==> flow/design.v <==
`default_nettype none
module	reqwalker_button(i_clk,
		i_btn,
		o_led);
	input	wire		i_clk;
	input	wire		i_btn;
	wire			i_cyc, i_stb, i_we;
	wire			i_addr;
	wire	[31:0]	i_data;
	wire			o_stall;
	reg				o_ack;
	wire	[31:0]	o_data;
	output	reg	[5:0]	o_led;
	reg				stb;
	initial stb = 0;
	always @(posedge i_clk)
		if (i_btn)
			stb <= 1'b1;
		else if (!busy)
			stb <= 1'b0;
	assign i_cyc 	= 1'b1;
	assign i_stb 	= stb;
	assign i_we		= 1'b1;
	assign i_addr	= 'b0;
	assign i_data	= 'b0;
	parameter CLOCK_RATE_HZ = 50_000_000;
	localparam WIDTH = $clog2(CLOCK_RATE_HZ);
	reg 	[WIDTH-1:0]	counter;
	wire				strobe;
	initial	counter = 0;
	always @(posedge i_clk)
	if (!busy)
		counter <= 0;
	else if (counter == (CLOCK_RATE_HZ[WIDTH-1:0]-1'b1))
		counter <= 0;
	else
		counter <= counter + 1'b1;
	assign strobe = (counter == (CLOCK_RATE_HZ[WIDTH-1:0]-1'b1));
	wire		busy;
	reg	[3:0]	state;
	reg	[3:0]	state_next;
	initial	state = 0;
	always @(posedge i_clk)
		state <= state_next;
	initial	state_next = 0;
	always @(*)
	if ((i_stb)&&(i_we)&&(!o_stall))
		state_next = 4'h1;
	else if (state >= 4'd11 && strobe)
		state_next = 4'h0;
	else if (state != 0 && strobe)
		state_next = state + 1'b1;
	else
		state_next = state;
	always @(posedge i_clk)
	case(state_next)
	4'h1: o_led <= 6'b00_0001;
	4'h2: o_led <= 6'b00_0010;
	4'h3: o_led <= 6'b00_0100;
	4'h4: o_led <= 6'b00_1000;
	4'h5: o_led <= 6'b01_0000;
	4'h6: o_led <= 6'b10_0000;
	4'h7: o_led <= 6'b01_0000;
	4'h8: o_led <= 6'b00_1000;
	4'h9: o_led <= 6'b00_0100;
	4'ha: o_led <= 6'b00_0010;
	4'hb: o_led <= 6'b00_0001;
	default: o_led <= 6'b00_0000;
	endcase
	assign	busy = (state != 0);
	initial	o_ack = 1'b0;
	always @(posedge i_clk)
		o_ack <= (i_stb)&&(!o_stall);
	assign	o_stall = (busy)&&(i_we);
	assign	o_data = { 28'h0, state };
	wire	[33:0]	unused;
	assign	unused = { i_cyc, i_addr, i_data };
	wire	[32:0]	o_unused;
	assign	o_unused = { o_ack, o_data };
endmodule
* From RTL to reports: reqwalker_button *
What the tools print for reqwalker_button, step after step.
Line numbers count from 1 in the design file above.
Operators carry their Yosys type and port widths (W data, S select, Z words).
Cell names lack the library's common part.
A cell with n/a has no value.

inputs
  top = reqwalker_button
  clock = i_clk
  library = sky130hd
  library corner = tt_025C_1v80

* Word level *
Source: Yosys, flattened and elaborated, memories not mapped. Widths are those after wreduce. Print and check cells do not count. Equal cells are merged and count once.
Memory sizes are those after Yosys's memory passes, which may raise the word count (mostly to a power of two), join words into wider ones and drop unused or constant bits.

bit counts
  output and inout bits = 6
  input bits = 2
  bits in registers = 31
  word width x clocked read ports = 6
  bits in read-only memories = 96
  memories kept = 1

memory list
  name             depth  bits a word  read ports  wr ports  line  RTL
  (no name shown)  16     6            1           0         56    case(state_next)

operators by class
  multiplexer cells = 3
  equal/unequal tests = 1
  add/sub/neg operators = 2
  magnitude comparators = 1
  reduce/logical cells = 6
  bitwise gates (word level) = 1

operators by type and width
  cell                     number
  $add A26 B1 Y26 const B  1
  $eq A26 B26 Y1 const B   1
  $mux W4                  3
  $add A4 B1 Y4 const B    1
  $ge A4 B4 Y1 const B     1
  $reduce_bool A4 Y1       1
  $logic_and A1 B1 Y1      3
  $reduce_or A2 Y1         1
  $not A1 Y1               1
  $logic_not A1 Y1         1

* Longest topological paths *
Longest topological path by Yosys (ltp), each cell counted once; first at word level (registers and memories cut), then after technology mapping (sequential cells cut; the memories' decode and read muxes count).

logic depth
  word-level depth = 5
  ABC_AREA = 0
  mapped depth = 9
  depth with buffers taken out = 8

* After synthesis *
Source: synth_stat.txt of the flow (Yosys; design flattened, memories mapped). It holds for the ABC_AREA given above (unset counts as 0); a run with the other value may have another netlist.

cell types
  type     number  total area (sq um)
  dfxtp_1  37      740.71
  xor2_1   15      131.376
  nor2_1   33      123.869
  nand3_1  14      70.067
  xnor2_1  8       70.067
  a21oi_1  8       40.038
  ha_1     3       37.536
  nand2_1  10      37.536
  and4_1   4       35.034
  and2_1   5       31.28
  o21ai_0  6       30.029
  inv_1    7       26.275
  and3_1   4       25.024
  nand4_1  4       25.024
  nand4_2  2       25.024
  nor4b_4  1       23.773
  a21o_1   3       22.522
  nor3b_1  3       22.522

Other cell types: 21; their cells: 30.

synthesis totals
  mapped flip-flops = 37
  synthesis area = 1770.4 sq um
  sequential area = 740.7 sq um
  standard cells after synthesis = 197

* Path before layout *
OpenSTA on the mapped netlist: ideal clock, no wires. The path of least setup slack (recovery checks aside). Input and output delay are each 20% of the period. Register names are those of the netlist, which keeps one name where synthesis merged equal registers.

timing after synthesis
  path type = register to register
  start = reg state[0]
  end = reg o_led[2]
  delay of the path = 2.070 ns
  data arrival time = 1.954 ns
  period = 2.15 ns
  path slack = 0.081 ns
  stages = 10
  buffers on the path = 1
  setup time = 0.116 ns
  period reached after synthesis = 2.069 ns

"delay of the path" = arrival - input delay + setup time.
"stages": output pins that drive a net of the path, with the launching flip-flop's if there is one; two outputs of one cell count as two.
"period reached after synthesis" = period - worst setup slack (recovery checks aside). The figure is calculated, with input and output delays left at 20% of the set period.
The rows between start and end are the longest chain of elaborated cells between them; the timing report does not say that the signal goes this way. Where chains are equally long, one stands for them.
Each line given opens the expression or statement behind the cell; cells for indexed reads and writes are added by Yosys, which also makes memories of some case tables.
A register here has more assigning lines than the two given.

between the ends, after synthesis
  path through = dfxtp_1 > inv_1 > ha_1 > or3b_2 > clkbuf_1 > nand2_1 > or3_4 > o211a_4 > xnor2_1 > and3_1
  length of the longest elaborated chain = 5

ends and longest elaborated chain, after synthesis
  item                 line  RTL
  start: declaration   40    reg [3:0] state;
  start: assignment    44    state <= state_next;
  $reduce_bool A4 Y1   51    else if (state != 0 && strobe)
  $logic_and A1 B1 Y1  51
  $mux W4              51
  $mux W4              49    else if (state >= 4'd11 && strobe)
  $mux W4              47    if ((i_stb)&&(i_we)&&(!o_stall))
  end: assignment      57    4'h1: o_led <= 6'b00_0001;
  end: assignment      58    4'h2: o_led <= 6'b00_0010;
  end: declaration     13    output reg [5:0] o_led;

* Worst path after layout *
Path of least setup slack in the final report of record 1 (OpenROAD, finished layout, wires in). Where an end is a register, its clock arrival counts in the times.

timing after layout
  path type = register to register
  start = reg counter[9]
  end = reg o_led[2]
  data arrival time = 2.09 ns
  stages = 7
  setup time = 0.10 ns
  period = 2.06 ns
  path slack = 0.16 ns
  buffers on the path = 0

The rows between start and end are the longest chain of elaborated cells between them; the timing report does not say that the signal goes this way. Where chains are equally long, one stands for them.
A register here has more assigning lines than the two given.

between the ends, after layout
  path through = dfxtp_2 > nor4b_4 > nand4_4 > or3_4 > o211a_4 > xnor2_1 > and3_1
  length of the longest elaborated chain = 5

ends and longest elaborated chain, after layout
  item                 line  RTL
  start: declaration   28    reg [WIDTH-1:0] counter;
  start: assignment    33    counter <= 0;
  start: assignment    37    counter <= counter + 1'b1;
  $eq A26 B26 Y1       38    assign strobe = (counter == (CLOCK_RATE_HZ[WIDTH-1:0]-1'b1));
  $logic_and A1 B1 Y1  51    else if (state != 0 && strobe)
  $mux W4              51
  $mux W4              49    else if (state >= 4'd11 && strobe)
  $mux W4              47    if ((i_stb)&&(i_we)&&(!o_stall))
  end: assignment      57    4'h1: o_led <= 6'b00_0001;
  end: assignment      58    4'h2: o_led <= 6'b00_0010;
  end: declaration     13    output reg [5:0] o_led;

FLOW RESULTS
============

Module reqwalker_button, platform sky130hd: 2 stored runs of the flow (Yosys, OpenROAD) with differing settings, in no particular order. Input and output delays are each 20% of the period that was set; the output load is 0.01 pF.
By "reached clock period" is meant the clock period of the run minus its worst setup slack. This is arithmetic on one report: input and output delays are still those of the set period (20% each).
"worst setup path time" is the time allowed to the run's worst setup path (the clock period less input and output delay, where it has them) less its slack. Clock arrival times count: a late capture clock shortens it, a late launch clock lengthens it.
By "power consumption" is meant OpenSTA's value without simulated activity: inputs other than the clock are taken to toggle once in ten clock periods, and the tool carries that through the logic.
Settings: . = not set for that run.

item                                            record 1              record 2
period_ns                                       2.06                  4.48
CORE_UTILIZATION                                31                    44
SETUP_SLACK_MARGIN                              0.22                  .
PLACE_DENSITY_LB_ADDON                          0.24                  0.3
CORE_ASPECT_RATIO                               1.96                  1.9
TNS_END_PERCENT                                 30                    .
CAP_MARGIN                                      20                    0
SLEW_MARGIN                                     40                    20
CORE_MARGIN                                     2                     2
CELL_PAD_IN_SITES_GLOBAL_PLACEMENT              .                     2
CELL_PAD_IN_SITES_DETAIL_PLACEMENT              .                     0
ABC_AREA                                        .                     0
GPL_TIMING_DRIVEN                               .                     1
CTS_CLUSTER_DIAMETER                            .                     63
MAX_ROUTING_LAYER                               .                     met5
summed negative setup slack (ns)                0.000                 0.000
mapped cell area after synthesis (sq um)        1770.4                1770.4
standard-cell area of the final layout (sq um)  2347.2                2010.7
worst setup path time (ns)                      1.90                  2.27
kind of the worst setup path                    register to register  register to register
worst slack on setup checks (ns)                0.157                 2.213
utilization in the final report (%)             42.6                  52.4
full die area (sq um)                           6366.2                4573.6
final worst hold slack (ns)                     0.453                 0.464
power consumption (µW)                          1443                  668.1
reached clock period (ns)                       1.903                 2.267
