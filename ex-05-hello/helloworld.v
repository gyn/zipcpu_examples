==> flow/design.v <==
`default_nettype none
module	helloworld(i_clk,
		o_uart_tx);
	parameter	CLOCK_RATE_HZ = 100_000_000;  
	parameter	BAUD_RATE = 115_200;  
	input		i_clk;
	output	wire	o_uart_tx;
	parameter	INITIAL_UART_SETUP = (CLOCK_RATE_HZ/BAUD_RATE);
	reg		tx_restart;
	reg	[27:0]	hz_counter;
	initial	hz_counter = 28'h16;
	always @(posedge i_clk)
	if (hz_counter == 0)
		hz_counter <= CLOCK_RATE_HZ - 1'b1;
	else
		hz_counter <= hz_counter - 1'b1;
	initial	tx_restart = 0;
	always @(posedge i_clk)
		tx_restart <= (hz_counter == 1);
	wire		tx_busy;
	reg		tx_stb;
	reg	[3:0]	tx_index;
	reg	[7:0]	tx_data;
	initial	tx_index = 4'h0;
	always @(posedge i_clk)
	if ((tx_stb)&&(!tx_busy))
		tx_index <= tx_index + 1'b1;
	always @(posedge i_clk)
	case(tx_index)
	4'h0: tx_data <= "H";
	4'h1: tx_data <= "e";
	4'h2: tx_data <= "l";
	4'h3: tx_data <= "l";
	4'h4: tx_data <= "o";
	4'h5: tx_data <= ",";
	4'h6: tx_data <= " ";
	4'h7: tx_data <= "W";
	4'h8: tx_data <= "o";
	4'h9: tx_data <= "r";
	4'ha: tx_data <= "l";
	4'hb: tx_data <= "d";
	4'hc: tx_data <= "!";
	4'hd: tx_data <= " ";
	4'he: tx_data <= "\n";
	4'hf: tx_data <= "\r";
	endcase
	initial	tx_stb = 1'b0;
	always @(posedge i_clk)
	if (&tx_restart)
		tx_stb <= 1'b1;
	else if ((tx_stb)&&(!tx_busy)&&(tx_index==4'hf))
		tx_stb <= 1'b0;
	txuart #(INITIAL_UART_SETUP[23:0])
		transmitter(i_clk, tx_stb, tx_data, o_uart_tx, tx_busy);
endmodule
`default_nettype	none
module txuart(i_clk, i_wr, i_data, o_uart_tx, o_busy);
	parameter	[15:0]	CLOCKS_PER_BAUD = 16'd868;
	input	wire		i_clk;
	input	wire		i_wr;
	input	wire	[7:0]	i_data;
	output	wire		o_uart_tx;
	output	reg		o_busy;
	localparam [3:0] START	= 4'h0,
		BIT_ZERO	= 4'h1,
		BIT_ONE		= 4'h2,
		BIT_TWO		= 4'h3,
		BIT_THREE	= 4'h4,
		BIT_FOUR	= 4'h5,
		BIT_FIVE	= 4'h6,
		BIT_SIX		= 4'h7,
		BIT_SEVEN	= 4'h8,
		LAST		= 4'h8,
		IDLE		= 4'hf;
	reg	[15:0]	counter;
	reg	[3:0]	state;
	reg	[8:0]	lcl_data;
	reg		baud_stb;
	initial	o_busy = 1'b0;
	initial	state  = IDLE;
	always @(posedge i_clk)
	if ((i_wr)&&(!o_busy))
		{ o_busy, state } <= { 1'b1, START };
	else if (baud_stb)
	begin
		if (state == IDLE)  
			{ o_busy, state } <= { 1'b0, IDLE };
		else if (state < LAST) begin
			o_busy <= 1'b1;
			state <= state + 1'b1;
		end else  
			{ o_busy, state } <= { 1'b1, IDLE };
	end
	initial	lcl_data = 9'h1ff;
	always @(posedge i_clk)
	if ((i_wr)&&(!o_busy))
		lcl_data <= { i_data, 1'b0 };
	else if (baud_stb)
		lcl_data <= { 1'b1, lcl_data[8:1] };
	assign	o_uart_tx = lcl_data[0];
	initial	baud_stb = 1'b1;
	initial	counter = 0;
	always @(posedge i_clk)
	if ((i_wr)&&(!o_busy))
	begin
		counter  <= CLOCKS_PER_BAUD - 1'b1;
		baud_stb <= 1'b0;
	end else if (!baud_stb)
	begin
		baud_stb <= (counter == 1);
		counter  <= counter - 1'b1;
	end else if (state != IDLE)
	begin
		counter <= CLOCKS_PER_BAUD - 1;
		baud_stb <= 1'b0;
	end
endmodule
---- Step by step through the tools: helloworld ----
What the tools print for helloworld, step after step.
Line numbers count from 1 in the design file above.
The mark - stands for no value.
set-up
  top ..................................... helloworld
  clock ................................... i_clk
  cell library ............................ sky130hd
  library corner .......................... tt_025C_1v80

---- Word-level counts ----
Counts by Yosys on the flattened word-level netlist (proc, flatten, opt, wreduce; memories kept). Register bits leave out memories and registers merged into their read ports (data or address). Print and check cells are left out. Cells with the same type and inputs are merged into one.
Memory sizes are those after Yosys's memory passes, which may raise the word count (mostly to a power of two), join words into wider ones and drop unused or constant bits.
word-level totals
  memory cells ............................ 1
  input bits .............................. 1
  bits in read-only memories .............. 112
  register bits after elaboration ......... 73
  word-level cells ........................ 37
  output and inout port bits .............. 1
  word width x clocked read ports ......... 7
cells by class
  add/subtract/negate cells ............... 4
  mux-type cells .......................... 9
  reduce/logical cells .................... 5
  eq/ne operators ......................... 6
  $lt $le $gt $ge ......................... 1
memories
  name             words  width  rd ports  wr ports  RTL line  RTL
  (no name shown)  16     7      1         0         29        case(tx_index)
operators with widths
  operator                                                         number
  16-bit two-way mux                                               2
  28-bit by 1-bit subtractor with 28-bit output with constant B    1
  28-bit by 1-bit equality test with 1-bit output with constant B  1
  28-bit zero test                                                 1
  9-bit two-way mux                                                2
  16-bit by 1-bit subtractor with 16-bit output with constant B    1
  16-bit by 1-bit equality test with 1-bit output with constant B  1
  4-bit by 1-bit adder with 4-bit output with constant B           2
  4-bit equality test with constant B                              2
  4-bit two-way mux                                                2
  4-bit less-than comparator with constant B                       1
  4-bit != test with constant B                                    1
  1-bit two-way mux                                                3
  1-bit logical AND                                                2
  2-bit != test with constant B                                    1
  2-bit nonzero test                                               1
  1-bit zero test                                                  1

---- Logic depth ----
Longest topological path by Yosys (ltp), each cell counted once; first at word level (registers and memories cut), then after technology mapping (sequential cells cut; the memories' decode and read muxes count).
depth
  word-level depth ........................ 3
  ABC_AREA ................................ 0
  mapped depth ............................ 7
  mapped depth without buffers ............ 6

---- Synthesis result ----
The flow's flattened synthesis, as Yosys stat reports it; memories are mapped. The netlist is that of the ABC_AREA named above (0 if unset); the other value can give another one.
Totals and module areas in this step are rounded.
synthesis totals
  buffer cells ............................ 13
  mapped cells ............................ 373
  cell area after synthesis ............... 3430 um^2
  flip-flops .............................. 72
  sequential area ......................... 1560 um^2
cell types
  type                       number  total area (um^2)
  sky130_fd_sc_hd__dfxtp_1   60      1.2E+03
  sky130_fd_sc_hd__edfxtp_1  12      360.346
  sky130_fd_sc_hd__ha_1      15      187.68
  sky130_fd_sc_hd__nand3_1   27      135.13
  sky130_fd_sc_hd__nand2_1   33      123.869
  sky130_fd_sc_hd__a21oi_1   21      105.101
  sky130_fd_sc_hd__nor2_1    28      105.101
  sky130_fd_sc_hd__nand4_1   11      68.816
  sky130_fd_sc_hd__o21ai_0   13      65.062
  sky130_fd_sc_hd__inv_1     17      63.811
  sky130_fd_sc_hd__xnor2_1   7       61.309
  sky130_fd_sc_hd__o31ai_1   8       60.058
  sky130_fd_sc_hd__or4_1     8       60.058
  sky130_fd_sc_hd__nor3_1    11      55.053
  sky130_fd_sc_hd__nand2b_1  8       50.048
  sky130_fd_sc_hd__mux2_2    4       45.043
  sky130_fd_sc_hd__xor2_1    5       43.792
  sky130_fd_sc_hd__mux2i_1   4       40.038
Not listed: further types 38, cells in them 81.
By module: a second synthesis without flattening, with its own total; a netlist apart from the flattened one above.
unflattened totals
  cells (unflattened synthesis) ........... 348
  area total of the unflattened synthesis .. 3370 um^2
Rows give one instance, submodules left out.
by module
  module                        instances  seq. area (um^2)  cells  area (um^2)
  helloworld                    1          861               202    1990
  txuart (CLOCKS_PER_BAUD=868)  1          701               146    1370

---- Worst setup path after synthesis ----
OpenSTA on the mapped netlist: ideal clock, no wires. The path of least setup slack (recovery checks aside). Input and output delay are each 20% of the period. Register names are those of the netlist, which keeps one name where synthesis merged equal registers.
path post-synthesis
  kind .................................... register to register
  start ................................... reg hz_counter[14]
  end ..................................... reg hz_counter[20]
  path buffers ............................ 1
  arrival time ............................ 1661 ps
  delay of the path ....................... 1723 ps
  stages on the path ...................... 6
  required time ........................... 1528 ps
  setup time .............................. 62 ps
  clock period ............................ 1590 ps
  path slack .............................. -133 ps
  time at the first pin ................... 0 ps
  synthesis period reached ................ 1723 ps
"delay of the path" is the arrival time less input delay plus setup time.
"stages on the path" counts driving pins, that of a launching flip-flop among them; a cell with two outputs on the path counts twice.
"synthesis period reached" is the clock period less the worst setup slack; recovery checks do not enter. This is arithmetic on one report: input and output delays are still those of the set period (20% each).
The rows between start and end are the longest chain of elaborated cells between them; the timing report does not say that the signal goes this way. Where chains are equally long, one stands for them.
Each line given opens the expression or statement behind the cell; cells for indexed reads and writes are added by Yosys, which also makes memories of some case tables.
between the ends, post-synthesis
  cells stage by stage .................... sky130_fd_sc_hd__dfxtp_1 > sky130_fd_sc_hd__or4_1 > sky130_fd_sc_hd__buf_2 > sky130_fd_sc_hd__or3_1 > sky130_fd_sc_hd__or3_1 > sky130_fd_sc_hd__nand3_1
  length of the longest elaborated chain .. 1
  elaborated cells on any way between the ends .. 2
  RTL lines with such cells ............... 2
  classes of those cells .................. 1 x add/sub; 1 x reduce/logical
RTL lines, path post-synthesis
  what                                           RTL line  RTL
  start: declaration                             10        reg [27:0] hz_counter;
  start: assignment                              14        hz_counter <= CLOCK_RATE_HZ - 1'b1;
  start: assignment                              16        hz_counter <= hz_counter - 1'b1;
  28-bit by 1-bit subtractor with 28-bit output  16
  end: assignment                                14
  end: assignment                                16
  end: declaration                               10

---- Path in the finished layout ----
From the final timing report of stored run 1: the path of least setup slack in the routed layout; clock arrival at registers is part of the times.
The path's times are printed in steps of 10 ps; the period is the one set.
path post-layout
  kind .................................... register to register
  start ................................... reg hz_counter[14]
  end ..................................... reg hz_counter[20]
  setup time .............................. 50 ps
  arrival time ............................ 2000 ps
  path buffers ............................ 0
  clock period ............................ 1590 ps
  required time ........................... 1880 ps
  path slack .............................. -120 ps
  stages on the path ...................... 5
  time at the first pin ................... 340 ps
The rows between start and end are the longest chain of elaborated cells between them; the timing report does not say that the signal goes this way. Where chains are equally long, one stands for them.
between the ends, post-layout
  cells stage by stage .................... sky130_fd_sc_hd__dfxtp_2 > sky130_fd_sc_hd__or4_4 > sky130_fd_sc_hd__or3_4 > sky130_fd_sc_hd__or3_1 > sky130_fd_sc_hd__nand3_1
  length of the longest elaborated chain .. 1
  elaborated cells on any way between the ends .. 2
  RTL lines with such cells ............... 2
  classes of those cells .................. 1 x add/sub; 1 x reduce/logical
RTL lines, path post-layout
  what                                           RTL line  RTL
  start: declaration                             10        reg [27:0] hz_counter;
  start: assignment                              14        hz_counter <= CLOCK_RATE_HZ - 1'b1;
  start: assignment                              16        hz_counter <= hz_counter - 1'b1;
  28-bit by 1-bit subtractor with 28-bit output  16
  end: assignment                                14
  end: assignment                                16
  end: declaration                               10

--- measured runs ---
Settings and measured results of 2 stored flow runs for module helloworld (sky130hd), not sorted in any way. The constraints put input and output delay at 20% of the set period each and load the outputs with 0.01 pF.
"clock period reached" = clock period - worst setup slack. The figure is calculated, with input and output delays left at 20% of the set period.
By "critical path time" is meant the share of the clock period that the worst setup path is allowed (20% is reserved at inputs, 20% at outputs), minus its slack. Clock arrival times at its registers enter into it.
"total power after layout" rests on the timing tool's default activity at the inputs, not on a simulated workload.
"critical path time" is given in steps of 10 ps.
The measured numbers are rounded.

======== stored run 1 ========
==> flow/run.sh <==
#!/bin/bash
# the make line also repeats the synthesis and layout settings of config.mk as NAME=value (left out here)
make -C /OpenROAD-flow-scripts/flow DESIGN_CONFIG=/design/flow/config.mk WORK_HOME=/design/flow/orfs CLKGATE_MAP_FILE= finish
==> flow/config.mk <==
export PLATFORM = sky130hd
export DESIGN_NAME = helloworld
export DESIGN_NICKNAME = helloworld
export VERILOG_FILES = /design/flow/design.v
export SDC_FILE = /design/flow/constraint.sdc
export NUM_CORES = 4
export LEC_CHECK = 0
export CAP_MARGIN = 20
export CELL_PAD_IN_SITES_DETAIL_PLACEMENT = 1
export CELL_PAD_IN_SITES_GLOBAL_PLACEMENT = 1
export CORE_MARGIN = 2
export CORE_UTILIZATION = 15
export CTS_CLUSTER_DIAMETER = 30
export GPL_ROUTABILITY_DRIVEN = 1
export PLACE_DENSITY_LB_ADDON = 0.19
export SETUP_SLACK_MARGIN = 0.34
export SLEW_MARGIN = 20
export TNS_END_PERCENT = 25
==> flow/constraint.sdc <==
create_clock -name core_clock -period 1.59 [get_ports {i_clk}]
set_input_delay 0.3180 -clock core_clock [delete_from_list [all_inputs] [get_ports {i_clk}]]
set_output_delay 0.3180 -clock core_clock [all_outputs]
set_load 0.01 [all_outputs]

-------- measured, stored run 1 --------
  utilization of the finished layout ...... 23.0 %
  total die area .......................... 24100 um^2
  total power after layout ................ 3860 uW
  setup slack of the worst path ........... -123 ps
  final setup TNS ......................... -587 ps
  standard-cell area after routing ........ 5180 um^2
  critical path time ...................... 1710 ps
  class of the worst setup path ........... register to register
  synthesis area .......................... 3430 um^2
  clock period reached .................... 1713 ps
  final worst hold slack .................. 402 ps

======== stored run 2 ========
==> flow/run.sh <==
#!/bin/bash
# the make line also repeats the synthesis and layout settings of config.mk as NAME=value (left out here)
make -C /OpenROAD-flow-scripts/flow DESIGN_CONFIG=/design/flow/config.mk WORK_HOME=/design/flow/orfs CLKGATE_MAP_FILE= finish
==> flow/config.mk <==
export PLATFORM = sky130hd
export DESIGN_NAME = helloworld
export DESIGN_NICKNAME = helloworld
export VERILOG_FILES = /design/flow/design.v
export SDC_FILE = /design/flow/constraint.sdc
export NUM_CORES = 4
export LEC_CHECK = 0
export CAP_MARGIN = 15
export CORE_MARGIN = 2
export CORE_UTILIZATION = 25
export CTS_CLUSTER_DIAMETER = 381
export GPL_TIMING_DRIVEN = 1
export MAX_ROUTING_LAYER = met5
export PLACE_DENSITY_LB_ADDON = 0.06
export SLEW_MARGIN = 5
export TNS_END_PERCENT = 60
==> flow/constraint.sdc <==
create_clock -name core_clock -period 1.62 [get_ports {i_clk}]
set_input_delay 0.3240 -clock core_clock [delete_from_list [all_inputs] [get_ports {i_clk}]]
set_output_delay 0.3240 -clock core_clock [all_outputs]
set_load 0.01 [all_outputs]

-------- measured, stored run 2 --------
  utilization of the finished layout ...... 35.3 %
  total die area .......................... 14700 um^2
  total power after layout ................ 3910 uW
  setup slack of the worst path ........... -26 ps
  final setup TNS ......................... -26 ps
  standard-cell area after routing ........ 4720 um^2
  critical path time ...................... 1650 ps
  class of the worst setup path ........... register to register
  synthesis area .......................... 3430 um^2
  clock period reached .................... 1646 ps
  final worst hold slack .................. 424 ps
--- end ---
