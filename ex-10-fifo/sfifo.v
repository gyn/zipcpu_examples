==> flow/design.v <==
`default_nettype	none
module sfifo(i_clk, i_wr, i_data, o_full, o_fill, i_rd, o_data, o_empty);
	parameter	BW=8;	 
	parameter 	LGFLEN=4;
	input	wire		i_clk;
	input	wire		i_wr;
	input	wire [(BW-1):0]	i_data;
	output	reg 		o_full;
	output	reg [LGFLEN:0]	o_fill;
	input	wire		i_rd;
	output	reg [(BW-1):0]	o_data;
	output	reg		o_empty;	 
	reg	[(BW-1):0]	fifo_mem[0:(1<<LGFLEN)-1];
	reg	[LGFLEN:0]	wr_addr, rd_addr;
	reg	[LGFLEN-1:0]	rd_next;
	wire	w_wr = (i_wr && !o_full);
	wire	w_rd = (i_rd && !o_empty);
	initial	wr_addr = 0;
	always @(posedge i_clk)
	if (w_wr)
		wr_addr <= wr_addr + 1'b1;
	always @(posedge i_clk)
	if (w_wr)
		fifo_mem[wr_addr[(LGFLEN-1):0]] <= i_data;
	initial	rd_addr = 0;
	always @(posedge i_clk)
	if (w_rd)
		rd_addr <= rd_addr + 1;
	always @(*)
		o_data = fifo_mem[rd_addr[LGFLEN-1:0]];
	always @(*)
		o_fill = wr_addr - rd_addr;
	always @(*)
		o_full = o_fill == { 1'b1, {(LGFLEN){1'b0}} };
	always @(*)
		o_empty = (o_fill  == 0);
	always @(*)
		rd_next = rd_addr[LGFLEN-1:0] + 1;
	wire	[LGFLEN-1:0]	unused;
	assign	unused = rd_next;
endmodule
### Tool chain data of sfifo

What the tools print for sfifo, step after step.
Lines are those of the file above, counted from 1.
Library cell names are shortened.
A cell with -- has no value.

| set-up | value |
|---|---|
| top module | sfifo |
| clock | i_clk |
| library | sky130hd |
| library corner | tt_025C_1v80 |

### After elaboration

Source: Yosys, flattened and elaborated, memories not mapped. Widths are those after wreduce; folded enables and synchronous resets count as part of the registers. Registers that Yosys merges into a memory's read port (data or address) are not register bits. Print and check cells do not count. Equal cells are merged and count once.
Memory sizes are those after Yosys's memory passes, which may raise the word count (mostly to a power of two), join words into wider ones and drop unused or constant bits.

| bit counts | value |
|---|---|
| bits in registers | 10 |
| RAM bits | 128 |
| memories | 1 |
| input port bits | 11 |
| output and inout bits | 15 |
| cells after elaboration | 15 |

Memories:

| memory | words | bits a word | rd ports | wr ports | RTL line | RTL |
|---|---|---|---|---|---|---|
| fifo_mem | 16 | 8 | 1 | 1 | 13 | `reg [(BW-1):0] fifo_mem[0:(1<<LGFLEN)-1];` |

| operators by class | value |
|---|---|
| $add $sub $neg | 3 |
| equality and inequality tests | 1 |
| muxes and demuxes | 3 |
| reductions and logical operators | 5 |

Operator list:

| kind | number |
|---|---|
| 5-bit by 1-bit adder with 5-bit output (second input constant) | 2 |
| 8-bit 2-to-1 mux | 1 |
| 5-bit subtractor | 1 |
| 5-bit == test (second input constant) | 1 |
| 5-bit logical NOT | 1 |
| 4-bit 2-to-1 mux | 1 |
| 1-bit logical AND | 2 |
| 1-bit logical NOT | 2 |
| 1-bit 2-to-1 mux | 1 |

### Logic depth

Yosys ltp: most cells in a row. Word level: on the elaborated netlist, between registers, memories and ports. Mapped: between sequential cells and ports; inverters and the memories' decode and read muxes count.

| depth | value |
|---|---|
| depth after elaboration | 5 |
| ABC_AREA | 0 |
| mapped depth | 9 |
| mapped depth without buffers | 8 |

### Mapped cells and area

Source: synth_stat.txt of the flow (Yosys; design flattened, memories mapped). It holds for the ABC_AREA given above (unset counts as 0); a run with the other value may have another netlist.
Totals and module areas in this step are rounded.

| mapped netlist | value |
|---|---|
| cells in the netlist | 280 |
| mapped area | 5592 um^2 |
| mapped flip-flops | 138 |

Cells by type:

| type | number |
|---|---|
| edfxtp_1 | 138 |
| mux4_2 | 32 |
| a22oi_1 | 16 |
| ha_1 | 9 |
| nor3_1 | 12 |
| nand2_1 | 15 |
| xnor2_1 | 5 |
| xor2_1 | 4 |
| inv_1 | 9 |
| nor4_1 | 4 |
| clkbuf_1 | 6 |
| a211oi_4 | 1 |
| a21oi_1 | 4 |
| buf_2 | 4 |
| fa_1 | 1 |
| nand3_1 | 4 |
| nor2_1 | 5 |
| nand2b_4 | 1 |

Not listed: further types 9, cells in them 10.

### Worst setup path after synthesis

OpenSTA on the mapped netlist: ideal clock, no wires. The path of least setup slack (recovery checks aside). Input and output delay are each 20% of the period. Register names are those of the netlist, which keeps one name where synthesis merged equal registers.

| timing after synthesis | value |
|---|---|
| kind | register -> output |
| from | reg rd_addr[1] |
| to | out o_full |
| period | 4.43 ns |
| output delay | 0.886 ns |
| data arrival time | 2.703 ns |
| required time | 3.544 ns |
| slack | 0.841 ns |
| path delay | 2.703 ns |
| stages | 9 |
| synthesis period reached | 3.589 ns |

"path delay" is the arrival time less input delay plus setup time.
At an output port there is no setup time.
"stages" counts driving pins, that of a launching flip-flop among them; a cell with two outputs on the path counts twice.
"synthesis period reached" = period - worst setup slack (recovery checks aside). The figure is calculated, with input and output delays left at 20% of the set period.
Between the ends stands the longest chain of elaborated cells between them, by number of cells; it is not shown to be the way that was timed. Of several equally long chains one is given.
Each line given opens the expression or statement behind the cell; cells for indexed reads and writes are added by Yosys, which also makes memories of some case tables.

| between the ends, after synthesis | value |
|---|---|
| cells stage by stage | edfxtp_1 -> clkbuf_1 -> clkbuf_1 -> inv_1 -> fa_1 -> nand2b_4 -> a2111o_1 -> a211oi_4 -> buf_6 |
| cells in the longest elaborated chain | 2 |

Ends and longest elaborated chain, after synthesis:

| item | RTL line | RTL |
|---|---|---|
| start, declared | 14 | `reg [LGFLEN:0] wr_addr, rd_addr;` |
| start, assigned | 28 | `rd_addr <= rd_addr + 1;` |
| 5-bit subtractor | 32 | `o_fill = wr_addr - rd_addr;` |
| 5-bit == test | 34 | `o_full = o_fill == { 1'b1, {(LGFLEN){1'b0}} };` |
| end, declared | 8 | `output reg o_full;` |

Some nets on the timed path still bear RTL names; the line given drives or declares the net.

Named nets, after synthesis:

| signal | RTL line |
|---|---|
| o_fill[1] | 32 |

### Timing after layout

From the final timing report of run A: the path of least setup slack in the routed layout; clock arrival at registers is part of the times.

| timing after layout | value |
|---|---|
| kind | register -> output |
| from | reg wr_addr[0] |
| to | out o_full |
| period | 4.34 ns |
| output delay | 0.87 ns |
| data arrival time | 2.98 ns |
| required time | 3.47 ns |
| slack | 0.50 ns |
| stages | 9 |

Between the ends stands the longest chain of elaborated cells between them, by number of cells; it is not shown to be the way that was timed. Of several equally long chains one is given.

| between the ends, after layout | value |
|---|---|
| cells stage by stage | edfxtp_1 -> inv_2 -> ha_1 -> inv_1 -> fa_1 -> nand2b_4 -> a2111o_1 -> a211oi_4 -> dlygate4sd2_1 |
| cells in the longest elaborated chain | 2 |

Ends and longest elaborated chain, after layout:

| item | RTL line | RTL |
|---|---|---|
| start, declared | 14 | `reg [LGFLEN:0] wr_addr, rd_addr;` |
| start, assigned | 21 | `wr_addr <= wr_addr + 1'b1;` |
| 5-bit subtractor | 32 | `o_fill = wr_addr - rd_addr;` |
| 5-bit == test | 34 | `o_full = o_fill == { 1'b1, {(LGFLEN){1'b0}} };` |
| end, declared | 8 | `output reg o_full;` |

Stored flow runs of sfifo (2 of them; Yosys, OpenROAD, sky130hd). They differ in their settings and are not a sequence. Constraints: input delay and output delay 20% of the set period each, output load 0.01 pF.
"achieved clock period" means the clock period less the worst setup slack. The figure is calculated, with input and output delays left at 20% of the set period.
By "time of the worst setup path" is meant the share of the clock period that the worst setup path is allowed (20% is reserved at inputs, 20% at outputs), minus its slack. Clock arrival times at its registers enter into it.
"total power of the final layout" is the tool's figure for a default switching activity; nothing was simulated.
The measured numbers are rounded.

#### Run A

| setting | value |
|---|---|
| period_ns | `4.34` |
| CORE_UTILIZATION | `17` |
| SETUP_SLACK_MARGIN | `0.31` |
| PLACE_DENSITY_LB_ADDON | `0.14` |
| CORE_ASPECT_RATIO | `1.77` |
| GPL_TIMING_DRIVEN | `1` |
| GPL_ROUTABILITY_DRIVEN | `0` |
| CTS_CLUSTER_SIZE | `60` |
| CTS_CLUSTER_DIAMETER | `65` |
| SLEW_MARGIN | `35` |
| CAP_MARGIN | `20` |
| CORE_MARGIN | `2` |

| result | value |
|---|---|
| post-synthesis cell area | 5592 um^2 |
| full die area | 34420 um^2 |
| area of the standard cells in the finished layout | 7083 um^2 |
| utilization | 21.8% |
| worst slack on setup checks | 0.495 ns |
| setup TNS | 0.000 ns |
| worst hold slack in the final report | 0.626 ns |
| total power of the final layout | 4.727 mW |
| achieved clock period | 3.845 ns |
| time of the worst setup path | 2.98 ns |
| worst path kind | register -> output |

#### Run B

| setting | value |
|---|---|
| period_ns | `4.2` |
| CORE_UTILIZATION | `66` |
| SETUP_SLACK_MARGIN | `-0.29` |
| PLACE_DENSITY_LB_ADDON | `0.19` |
| CELL_PAD_IN_SITES_DETAIL_PLACEMENT | `0` |
| GPL_TIMING_DRIVEN | `1` |
| GPL_ROUTABILITY_DRIVEN | `0` |
| CTS_CLUSTER_DIAMETER | `197` |
| CAP_MARGIN | `0` |
| MAX_ROUTING_LAYER | `met5` |
| CORE_MARGIN | `2` |
| SLEW_MARGIN | `20` |

| result | value |
|---|---|
| post-synthesis cell area | 5592 um^2 |
| full die area | 9225 um^2 |
| area of the standard cells in the finished layout | 6694 um^2 |
| utilization | 81.5% |
| worst slack on setup checks | 0.120 ns |
| setup TNS | 0.000 ns |
| worst hold slack in the final report | 0.627 ns |
| total power of the final layout | 4.906 mW |
| achieved clock period | 4.080 ns |
| time of the worst setup path | 3.24 ns |
| worst path kind | register -> output |
